==> flow/design.v <==
module timer #(
    parameter MAX_MS = 5000,             
    parameter CLKS_PER_MS = 50000        
) (
    input                               clk,
    input                               reset,           
    input  [3:0]                        difficulty,      
    input  [$clog2(MAX_MS)-1:0]         end_value,       
    input                               enable,          
    output reg                          end_reached,
    output reg [$clog2(MAX_MS)-1:0]     timer_value
);
    reg [$clog2(CLKS_PER_MS)-1:0] count;
    always @(posedge clk) begin
        if (reset) begin    
            count <= 0;
            timer_value <= 0;
            end_reached <= 0;
        end
        else if (enable) begin
            if (count == CLKS_PER_MS - 1) begin
                count <= 0;
                if (timer_value >= end_value) begin
                    end_reached <= 1;      
                    timer_value <= 0;      
                end else begin
                    case (difficulty)
                        2: timer_value <= timer_value + 3;   
                        1: timer_value <= timer_value + 2;   
                        0: timer_value <= timer_value + 1;   
                        default: timer_value <= timer_value + 1;
                    endcase
                    end_reached <= 0;   
                end
            end
            else begin
                count <= count + 1;   
            end
        end
    end
endmodule
module top (
input [17:0]	SW,
input	[3:0]		KEY,
input				CLOCK_50,
output [17:0]	LEDR
);
timer u0(
	.clk(CLOCK_50),
	.reset(~KEY[0]),
	.difficulty(SW[15:14]),
	.end_value(SW[11:0]),
	.enable(SW[17]),
	.timer_value(LEDR[11:0]),
	.end_reached(LEDR[12])
);
endmodule
### From RTL to reports: top

The steps from the RTL of top to its reports follow in flow order.
Line numbers count from 1 in the design file above.
Library cell names are shortened.
The mark - stands for no value.

| inputs | value |
|---|---|
| design top | top |
| clock port | CLOCK_50 |
| cell library | sky130hd |
| library corner | tt_025C_1v80 |

### Word level

Counts by Yosys on the flattened word-level netlist (proc, flatten, opt, wreduce; memories kept). Register bits leave out memories and registers merged into their read ports (data or address); mux counts leave out enables and synchronous resets folded into registers. Print and check cells are left out. Cells with the same type and inputs are merged into one.

| cells by class | value |
|---|---|
| add/sub/neg operators | 4 |
| $mul | 0 |
| divide/modulo/power cells | 0 |
| $lt $le $gt $ge | 1 |
| eq/ne operators | 3 |
| shifts and indexed selects | 0 |
| muxes and demuxes | 4 |
| bitwise logic cells | 0 |
| reduce/logical cells | 1 |

Operators by type and width:

| kind | count |
|---|---|
| 13-bit by 2-bit adder with 13-bit output with constant B | 2 |
| 13-bit parallel mux with 2-bit select | 1 |
| 16-bit by 1-bit adder with 16-bit output with constant B | 1 |
| 16-bit equality test with constant B | 1 |
| 16-bit two-way mux | 1 |
| 13-bit by 1-bit adder with 13-bit output with constant B | 1 |
| 13-bit by 12-bit >= comparator with 1-bit output | 1 |
| 13-bit two-way mux | 1 |
| 2-bit by 1-bit equality test with 1-bit output with constant B | 1 |
| 2-bit equality test with constant B | 1 |
| 2-bit AND reduction | 1 |
| 1-bit two-way mux | 1 |

| word-level totals | value |
|---|---|
| bits in registers | 30 |
| latch bits | 0 |
| RAM bits | 0 |
| bits in read-only memories | 0 |
| word width x clocked read ports | 0 |
| memory cells | 0 |
| input bits | 23 |
| output and inout bits | 18 |

### Depth

Longest topological path by Yosys (ltp), each cell counted once; first at word level (registers and memories cut), then after technology mapping (sequential cells cut; the memories' decode and read muxes count).

| logic depth | value |
|---|---|
| depth in word-level cells | 3 |
| ABC_AREA | 1 |
| depth in mapped cells | 12 |
| mapped depth without buffers | 12 |

### Netlist

Source: synth_stat.txt of the flow (Yosys; design flattened, memories mapped). It holds for the ABC_AREA given above (unset counts as 0); a run with the other value may have another netlist.

Cells by type:

| cell type | count | total area (um^2) |
|---|---|---|
| dfxtp_1 | 30 | 600.576 |
| nand2_1 | 95 | 356.592 |
| inv_1 | 57 | 213.955 |
| ha_1 | 15 | 187.68 |
| nor2_1 | 50 | 187.68 |
| buf_4 | 19 | 142.637 |
| nand3_1 | 24 | 120.115 |
| a21oi_1 | 14 | 70.067 |
| nand4_1 | 10 | 62.56 |
| o21ai_0 | 12 | 60.058 |
| nor3_1 | 9 | 45.043 |
| nor2_2 | 4 | 25.024 |
| nor2_4 | 2 | 22.522 |
| fa_1 | 1 | 20.019 |
| o22ai_1 | 2 | 12.512 |
| or2_2 | 2 | 12.512 |
| buf_6 | 1 | 11.261 |
| buf_2 | 2 | 10.01 |

Other cell types: 12; their cells: 13.

| synthesis totals | value |
|---|---|
| mapped cells | 362 |
| chip area (Yosys) | 2,245.9 um^2 |
| sequential area | 600.6 um^2 |
| mapped flip-flops | 30 |
| buffers | 22 |

### Worst setup path after synthesis

Path of least setup slack by OpenSTA after synthesis, without wires, with an ideal clock, recovery checks aside; 20% of the period is set as input and as output delay. Where synthesis merged equal registers, the netlist keeps one of their names.

| timing after synthesis | value |
|---|---|
| kind | input to register |
| from | input SW[11] |
| to | register u0.timer_value[0] |
| period | 3.56 ns |
| arrival time | 1.810 ns |
| setup slack | 1.633 ns |
| delay of the path | 1.215 ns |
| driving pins on the path | 12 |
| buffers on the path | 1 |
| period reached after synthesis | 1.927 ns |

"delay of the path" is the arrival time less input delay plus setup time.
"driving pins on the path": output pins that drive a net of the path, with the launching flip-flop's if there is one; two outputs of one cell count as two.
"period reached after synthesis" is the clock period less the worst setup slack; recovery checks do not enter. This is arithmetic on one report: input and output delays are still those of the set period (20% each).
Between the ends stands the longest chain of elaborated cells between them, by number of cells; it is not shown to be the way that was timed. Of several equally long chains one is given.
Each line given opens the expression or statement behind the cell; cells for indexed reads and writes are added by Yosys, which also makes memories of some case tables.
A register here has more assigning lines than the two given.

| on the way, after synthesis | value |
|---|---|
| path through | inv_1 -> ha_1 -> inv_1 -> nor2_1 -> nand2_1 -> nor2_1 -> nand2_1 -> nand3_1 -> nand2_1 -> nand2_1 -> buf_2 -> nor2_1 |
| length of the longest elaborated chain | 2 |

RTL lines, path after synthesis:

| element | line | source |
|---|---|---|
| start, declared | 43 | `input [17:0] SW,` |
| 13-bit by 12-bit >= comparator with 1-bit output | 23 | `if (timer_value >= end_value) begin` |
| 13-bit two-way mux | 23 |  |
| end, assigned | 28 | `2: timer_value <= timer_value + 3;` |
| end, assigned | 29 | `1: timer_value <= timer_value + 2;` |
| end, declared | 11 | `output reg [$clog2(MAX_MS)-1:0]     timer_value` |

### Path in the finished layout

Path of least setup slack in the final report of record 1 (OpenROAD, finished layout, wires in). Where an end is a register, its clock arrival counts in the times.

| timing post-layout | value |
|---|---|
| kind | input to register |
| from | input SW[11] |
| to | register u0.timer_value[11] |
| period | 3.26 ns |
| arrival time | 2.62 ns |
| setup slack | 0.79 ns |
| driving pins on the path | 12 |
| buffers on the path | 1 |

Between the ends stands the longest chain of elaborated cells between them, by number of cells; it is not shown to be the way that was timed. Of several equally long chains one is given.
A register here has more assigning lines than the two given.

| on the way, post-layout | value |
|---|---|
| path through | clkdlybuf4s50_1 -> inv_1 -> ha_1 -> inv_1 -> nor2_1 -> nand2_1 -> nor2_1 -> nand2_1 -> nand3_1 -> nand2_1 -> nand2_1 -> nor2_1 |
| length of the longest elaborated chain | 2 |

RTL lines, path post-layout:

| element | line | source |
|---|---|---|
| start, declared | 43 | `input [17:0] SW,` |
| 13-bit by 12-bit >= comparator with 1-bit output | 23 | `if (timer_value >= end_value) begin` |
| 13-bit two-way mux | 23 |  |
| end, assigned | 28 | `2: timer_value <= timer_value + 3;` |
| end, assigned | 29 | `1: timer_value <= timer_value + 2;` |
| end, declared | 11 | `output reg [$clog2(MAX_MS)-1:0]     timer_value` |

Ticket comment

top through Yosys and OpenROAD on sky130hd: 2 stored runs, unordered, with their settings and measured results. The constraints put input and output delay at 20% of the set period each and load the outputs with 0.01 pF.
By "period reached" is meant the clock period of the run minus its worst setup slack. This is arithmetic on one report: input and output delays are still those of the set period (20% each).
"power" rests on the timing tool's default activity at the inputs, not on a simulated workload.
Settings: -- = not set for that run.

| name | record 1 | record 2 |
|---|---|---|
| period_ns | 3.26 | 3.8 |
| CORE_UTILIZATION | 19 | 24 |
| SETUP_SLACK_MARGIN | 0.52 | -- |
| PLACE_DENSITY_LB_ADDON | 0.25 | -- |
| HOLD_SLACK_MARGIN | 0.06 | -- |
| CORE_ASPECT_RATIO | 1.18 | 1.36 |
| CORE_MARGIN | 10 | 4 |
| CELL_PAD_IN_SITES_DETAIL_PLACEMENT | 2 | -- |
| ABC_AREA | 1 | 0 |
| CTS_CLUSTER_SIZE | 67 | 33 |
| CTS_CLUSTER_DIAMETER | 381 | 380 |
| SLEW_MARGIN | 30 | 20 |
| CAP_MARGIN | 20 | 30 |
| PLACE_DENSITY | -- | 0.68 |
| TNS_END_PERCENT | -- | 70 |
| GPL_ROUTABILITY_DRIVEN | -- | 0 |
| MIN_ROUTING_LAYER | -- | met2 |
| MAX_ROUTING_LAYER | -- | met5 |
| worst-case hold slack (ns) | 0.459 | 0.539 |
| full die area (um^2) | 16,584.3 | 10,059.6 |
| sum of negative setup slack (ns) | 0.000 | 0.000 |
| setup slack of the critical path (ns) | 0.785 | 1.068 |
| cell area after synthesis (um^2) | 2,245.9 | 2,040.7 |
| power (mW) | 1.075 | 0.8155 |
| utilization in the final report (%) | 24.0 | 29.8 |
| period reached (ns) | 2.475 | 2.732 |
