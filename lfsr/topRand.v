==> flow/design.v <==
module mole (
    input [4:0] number,      
    output reg [17:0] displayL  
);
    always @(*) begin
        displayL = 18'b0;  
        if (number < 18) begin
            displayL[number] = 1'b1;  
        end
    end
endmodule
module rng (
    input clk,
    input rst,
    output reg [4:0] out
);
    wire feedback;
    assign feedback = ~(out[4] ^ out[3]);
    reg [4:0] next;
    always @(posedge clk or posedge rst) begin
        if (rst)
            out <= 5'b0;  
        else
            out <= next;  
    end
    always @(*) begin
        next <= {out[3:0], feedback};  
    end
endmodule
module topRand (
    input clk,
    input reset,
    input trigger,
    output reg [17:0] displayL   
);
    wire [4:0] number;
    wire [17:0] mole_output;
    reg [17:0] saved_output;  
    reg last_trigger;        
    rng rng_inst (
        .clk(clk),
        .rst(reset),
        .out(number)
    );
    mole mole_inst (
        .number(number % 18),   
        .displayL(mole_output)
    );
    always @(posedge clk or posedge reset) begin
        if (reset) begin
            saved_output <= 18'b0;  
            last_trigger <= 1'b0;
        end else begin
            if (trigger && !last_trigger) begin
                saved_output <= mole_output;
            end
            last_trigger <= trigger;
        end
    end
    always @(*) begin
        if (trigger) begin
            displayL = saved_output;  
        end else begin
            displayL = 18'b0;  
        end
    end
endmodule
=== Step by step through the tools: topRand ===
What the tools print for topRand, step after step.
Line numbers count from 1 in the design file above.
Operators: Yosys type, input widths -> output width; for muxes data width and select width s.
The mark n/a stands for no value.

* Top module: topRand
* Clock: clk
* Cell library: sky130hd
* Library corner: tt_025C_1v80

=== After elaboration ===
Yosys after proc, flatten, opt, wreduce and memory -nomap, before mapping. Enables and synchronous resets that opt folds into registers are not counted as muxes. Memory bits, and registers merged into a memory's read port (data or address), are not among the register bits. Print and check cells are not counted. Equal cells are merged and count once.

* Register bits: 24
* Latch bits: 0
* Memory bits (writable): 0
* Memory bits (read-only): 0
* Clocked read ports x word width: 0
* Memories kept: 0
* Input bits: 3
* Output and inout bits: 18
* Elaborated cells: 13

* Add/subtract/negate cells: 1
* $mul: 0
* Div/mod/pow operators: 1
* Order comparisons: 1
* Eq/ne operators: 0
* Shift operators: 1
* Mux-type cells: 2
* Bitwise operators: 2
* Reduce/logical cells: 2

{| class="wikitable"
|+ Operator list
! kind !! count
|-
| $mod 5x5->32 const B || 1
|-
| $mux 18 || 2
|-
| $shift 1x6->18 const A || 1
|-
| $neg 5->6 || 1
|-
| $lt 5x5->1 const B || 1
|-
| $xor 1x1->1 || 1
|-
| $logic_and 1x1->1 || 1
|-
| $not 1->1 || 1
|-
| $logic_not 1->1 || 1
|}

=== Logic depth ===
Depth = most cells in a row (Yosys ltp): at word level without a register or memory, in the mapped netlist without a sequential cell, where the memories' decode and read muxes count.

* Depth after elaboration: 4
* ABC_AREA: 0
* Mapped depth: 15
* Gate-level depth less buffers: 12

=== Synthesis result ===
Yosys stat after the flow's synthesis: flattened, memories mapped to cells. It holds for the ABC_AREA given above (unset counts as 0); a run with the other value may have another netlist.

* Cell count: 147
* Cell area after synthesis: 1413.9 um2
* Area of sequential cells: 600.6 um2
* Mapped flip-flops: 24
* Buffer cells: 8

{| class="wikitable"
|+ Cells by type
! type !! count !! total area (um2)
|-
| sky130_fd_sc_hd__dfrtp_1 || 24 || 600.576
|-
| sky130_fd_sc_hd__and2_1 || 18 || 112.608
|-
| sky130_fd_sc_hd__a32o_1 || 8 || 80.077
|-
| sky130_fd_sc_hd__ha_1 || 5 || 62.56
|-
| sky130_fd_sc_hd__nand2_1 || 15 || 56.304
|-
| sky130_fd_sc_hd__nor2_1 || 8 || 30.029
|-
| sky130_fd_sc_hd__o21ai_1 || 6 || 30.029
|-
| sky130_fd_sc_hd__o31ai_1 || 4 || 30.029
|-
| sky130_fd_sc_hd__o41ai_4 || 1 || 27.526
|-
| sky130_fd_sc_hd__inv_1 || 7 || 26.275
|-
| sky130_fd_sc_hd__nand2b_1 || 4 || 25.024
|-
| sky130_fd_sc_hd__nand4_1 || 4 || 25.024
|-
| sky130_fd_sc_hd__mux2_2 || 2 || 22.522
|-
| sky130_fd_sc_hd__a21oi_1 || 4 || 20.019
|-
| sky130_fd_sc_hd__nand3_1 || 4 || 20.019
|-
| sky130_fd_sc_hd__and3_1 || 3 || 18.768
|-
| sky130_fd_sc_hd__clkbuf_1 || 5 || 18.768
|-
| sky130_fd_sc_hd__xnor2_1 || 2 || 17.517
|}

Not listed: further types 21, cells in them 23.
The figures by module come from a second, unflattened synthesis with its own total; it is not the netlist above.

* Cell total of the unflattened synthesis: 155
* Area total of the unflattened synthesis: 1634.1 um2

Rows give one instance, submodules left out.

{| class="wikitable"
|+ Modules
! module !! times used !! cells !! area (um2) !! sequential area (um2)
|-
| topRand || 1 || 81 || 1041.0 || 475.5
|-
| mole || 1 || 67 || 455.4 || 0.0
|-
| rng || 1 || 7 || 137.6 || 125.1
|}

=== Path before layout ===
Source: OpenSTA report_checks on the synthesized netlist (no wires, ideal clock, input and output delay 20% of the period each), path of least setup slack; recovery checks are left aside. Register names are those of the netlist, which keeps one name where synthesis merged equal registers.

* Kind: reg2reg
* From: register rng_inst.out[3]
* To: register saved_output[10]
* Clock period: 2710 ps
* Setup time: 122 ps
* Time at the first pin: 0 ps
* Arrival time: 2625 ps
* Required time: 2588 ps
* Setup slack: -36 ps
* Delay of the path: 2747 ps
* Stages: 15
* Buffers on the path: 3
* Period reached after synthesis: 2746 ps

"delay of the path" is the arrival time less input delay plus setup time.
"stages" counts driving pins, that of a launching flip-flop among them; a cell with two outputs on the path counts twice.
"period reached after synthesis" is the clock period less the worst setup slack; recovery checks do not enter. This is arithmetic on one report: input and output delays are still those of the set period (20% each).
Between the ends stands the longest chain of elaborated cells between them, by number of cells; it is not shown to be the way that was timed. Of several equally long chains one is given.
A line is the first line of the expression or statement that the cell stems from. Yosys adds cells for indexed reads and writes and turns some case tables into memories.

* Cells stage by stage: sky130_fd_sc_hd__dfrtp_1 -> sky130_fd_sc_hd__buf_2 -> sky130_fd_sc_hd__nor2_1 -> sky130_fd_sc_hd__nand2_1 -> sky130_fd_sc_hd__ha_1 -> sky130_fd_sc_hd__buf_2 -> sky130_fd_sc_hd__nand2b_1 -> sky130_fd_sc_hd__o21ai_1 -> sky130_fd_sc_hd__inv_1 -> sky130_fd_sc_hd__ha_1 -> sky130_fd_sc_hd__clkbuf_1 -> sky130_fd_sc_hd__nand3b_1 -> sky130_fd_sc_hd__o22ai_1 -> sky130_fd_sc_hd__a22o_1 -> sky130_fd_sc_hd__a32o_1
* Length of the longest elaborated chain: 4
* Elaborated cells between the ends (all ways): 5
* RTL lines with such cells: 3
* Those cells by class: 1 x add/sub; 1 x div; 1 x compare; 1 x shift; 1 x mux

{| class="wikitable"
|+ Ends and longest elaborated chain, post-synthesis
! element !! line !! source
|-
| from (decl) || 15 || <nowiki>output reg [4:0] out</nowiki>
|-
| from (assign) || 22 || <nowiki>out <= 5'b0;</nowiki>
|-
| from (assign) || 24 || <nowiki>out <= next;</nowiki>
|-
| $mod 5x5->32 || 46 || <nowiki>.number(number % 18),</nowiki>
|-
| $neg 5->6 || 8 || <nowiki>displayL[number] = 1'b1;</nowiki>
|-
| $shift 1x6->18 || 8 ||
|-
| $mux 18 || 7 || <nowiki>if (number < 18) begin</nowiki>
|-
| to (assign) || 51 || <nowiki>saved_output <= 18'b0;</nowiki>
|-
| to (assign) || 55 || <nowiki>saved_output <= mole_output;</nowiki>
|-
| to (decl) || 38 || <nowiki>reg [17:0] saved_output;</nowiki>
|}

=== Timing after layout ===
From the final timing report of record 1: the path of least setup slack in the routed layout; clock arrival at registers is part of the times.
The path's times are printed in steps of 10 ps; the period is the one set.

* Kind: reg2reg
* From: register rng_inst.out[3]
* To: register saved_output[9]
* Clock period: 2810 ps
* Setup time: 120 ps
* Time at the first pin: 260 ps
* Arrival time: 2720 ps
* Required time: 2950 ps
* Setup slack: 230 ps
* Stages: 13
* Buffers on the path: 0

Between the ends stands the longest chain of elaborated cells between them, by number of cells; it is not shown to be the way that was timed. Of several equally long chains one is given.

* Cells stage by stage: sky130_fd_sc_hd__dfrtp_1 -> sky130_fd_sc_hd__nor2_1 -> sky130_fd_sc_hd__nand2_1 -> sky130_fd_sc_hd__ha_1 -> sky130_fd_sc_hd__nand2b_1 -> sky130_fd_sc_hd__o21ai_1 -> sky130_fd_sc_hd__inv_1 -> sky130_fd_sc_hd__ha_2 -> sky130_fd_sc_hd__nand3b_1 -> sky130_fd_sc_hd__o22ai_1 -> sky130_fd_sc_hd__mux2_2 -> sky130_fd_sc_hd__nand4_1 -> sky130_fd_sc_hd__o21ai_1
* Length of the longest elaborated chain: 4
* Elaborated cells between the ends (all ways): 5
* RTL lines with such cells: 3
* Those cells by class: 1 x add/sub; 1 x div; 1 x compare; 1 x shift; 1 x mux

{| class="wikitable"
|+ Ends and longest elaborated chain, after layout
! element !! line !! source
|-
| from (decl) || 15 || <nowiki>output reg [4:0] out</nowiki>
|-
| from (assign) || 22 || <nowiki>out <= 5'b0;</nowiki>
|-
| from (assign) || 24 || <nowiki>out <= next;</nowiki>
|-
| $mod 5x5->32 || 46 || <nowiki>.number(number % 18),</nowiki>
|-
| $neg 5->6 || 8 || <nowiki>displayL[number] = 1'b1;</nowiki>
|-
| $shift 1x6->18 || 8 ||
|-
| $mux 18 || 7 || <nowiki>if (number < 18) begin</nowiki>
|-
| to (assign) || 51 || <nowiki>saved_output <= 18'b0;</nowiki>
|-
| to (assign) || 55 || <nowiki>saved_output <= mole_output;</nowiki>
|-
| to (decl) || 38 || <nowiki>reg [17:0] saved_output;</nowiki>
|}

FLOW RESULTS
============

Measured data: module topRand, platform sky130hd, 2 stored runs of the flow under differing settings, order arbitrary. Input and output delays are each 20% of the period that was set; the output load is 0.01 pF.
By "achieved period" is meant the clock period of the run minus its worst setup slack. This is arithmetic on one report: input and output delays are still those of the set period (20% each).
By "time on the worst setup path" is meant the share of the clock period that the worst setup path is allowed (20% is reserved at inputs, 20% at outputs), minus its slack. Clock arrival times at its registers enter into it.
"total design power" is the tool's figure for a default switching activity; nothing was simulated.
"time on the worst setup path" is known to 10 ps.

=== Record 1 ===
{| class="wikitable"
! Setting !! Value
|-
| period_ns || 2.81
|-
| CORE_UTILIZATION || 19
|-
| CAP_MARGIN || 20
|-
| CORE_MARGIN || 2
|-
| SLEW_MARGIN || 20
|-
! Result !! Value
|-
| Final setup TNS || 0 ps
|-
| Total design power || 0.6995 mW
|-
| Standard-cell area after layout || 1854.3 um2
|-
| Post-layout utilization || 25.7 %
|-
| Time on the worst setup path || 2580 ps
|-
| Worst setup path type || reg2reg
|-
| Achieved period || 2582 ps
|-
| Worst setup slack after layout || 228 ps
|-
| Area inside the die boundary || 8147.8 um2
|-
| Post-synthesis cell area || 1413.9 um2
|}

=== Record 2 ===
{| class="wikitable"
! Setting !! Value
|-
| period_ns || 2.19
|-
| CORE_UTILIZATION || 18
|-
| PLACE_DENSITY_LB_ADDON || 0.04
|-
| CORE_ASPECT_RATIO || 1.15
|-
| CORE_MARGIN || 10
|-
| CELL_PAD_IN_SITES_GLOBAL_PLACEMENT || 0
|-
| CTS_CLUSTER_DIAMETER || 249
|-
| CAP_MARGIN || 10
|-
| SLEW_MARGIN || 10
|-
| MIN_ROUTING_LAYER || met2
|-
| MAX_ROUTING_LAYER || met4
|-
! Result !! Value
|-
| Final setup TNS || -667 ps
|-
| Total design power || 0.7842 mW
|-
| Standard-cell area after layout || 2253.4 um2
|-
| Post-layout utilization || 29.6 %
|-
| Time on the worst setup path || 2300 ps
|-
| Worst setup path type || reg2reg
|-
| Achieved period || 2301 ps
|-
| Worst setup slack after layout || -111 ps
|-
| Area inside the die boundary || 11808.3 um2
|-
| Post-synthesis cell area || 1413.9 um2
|}
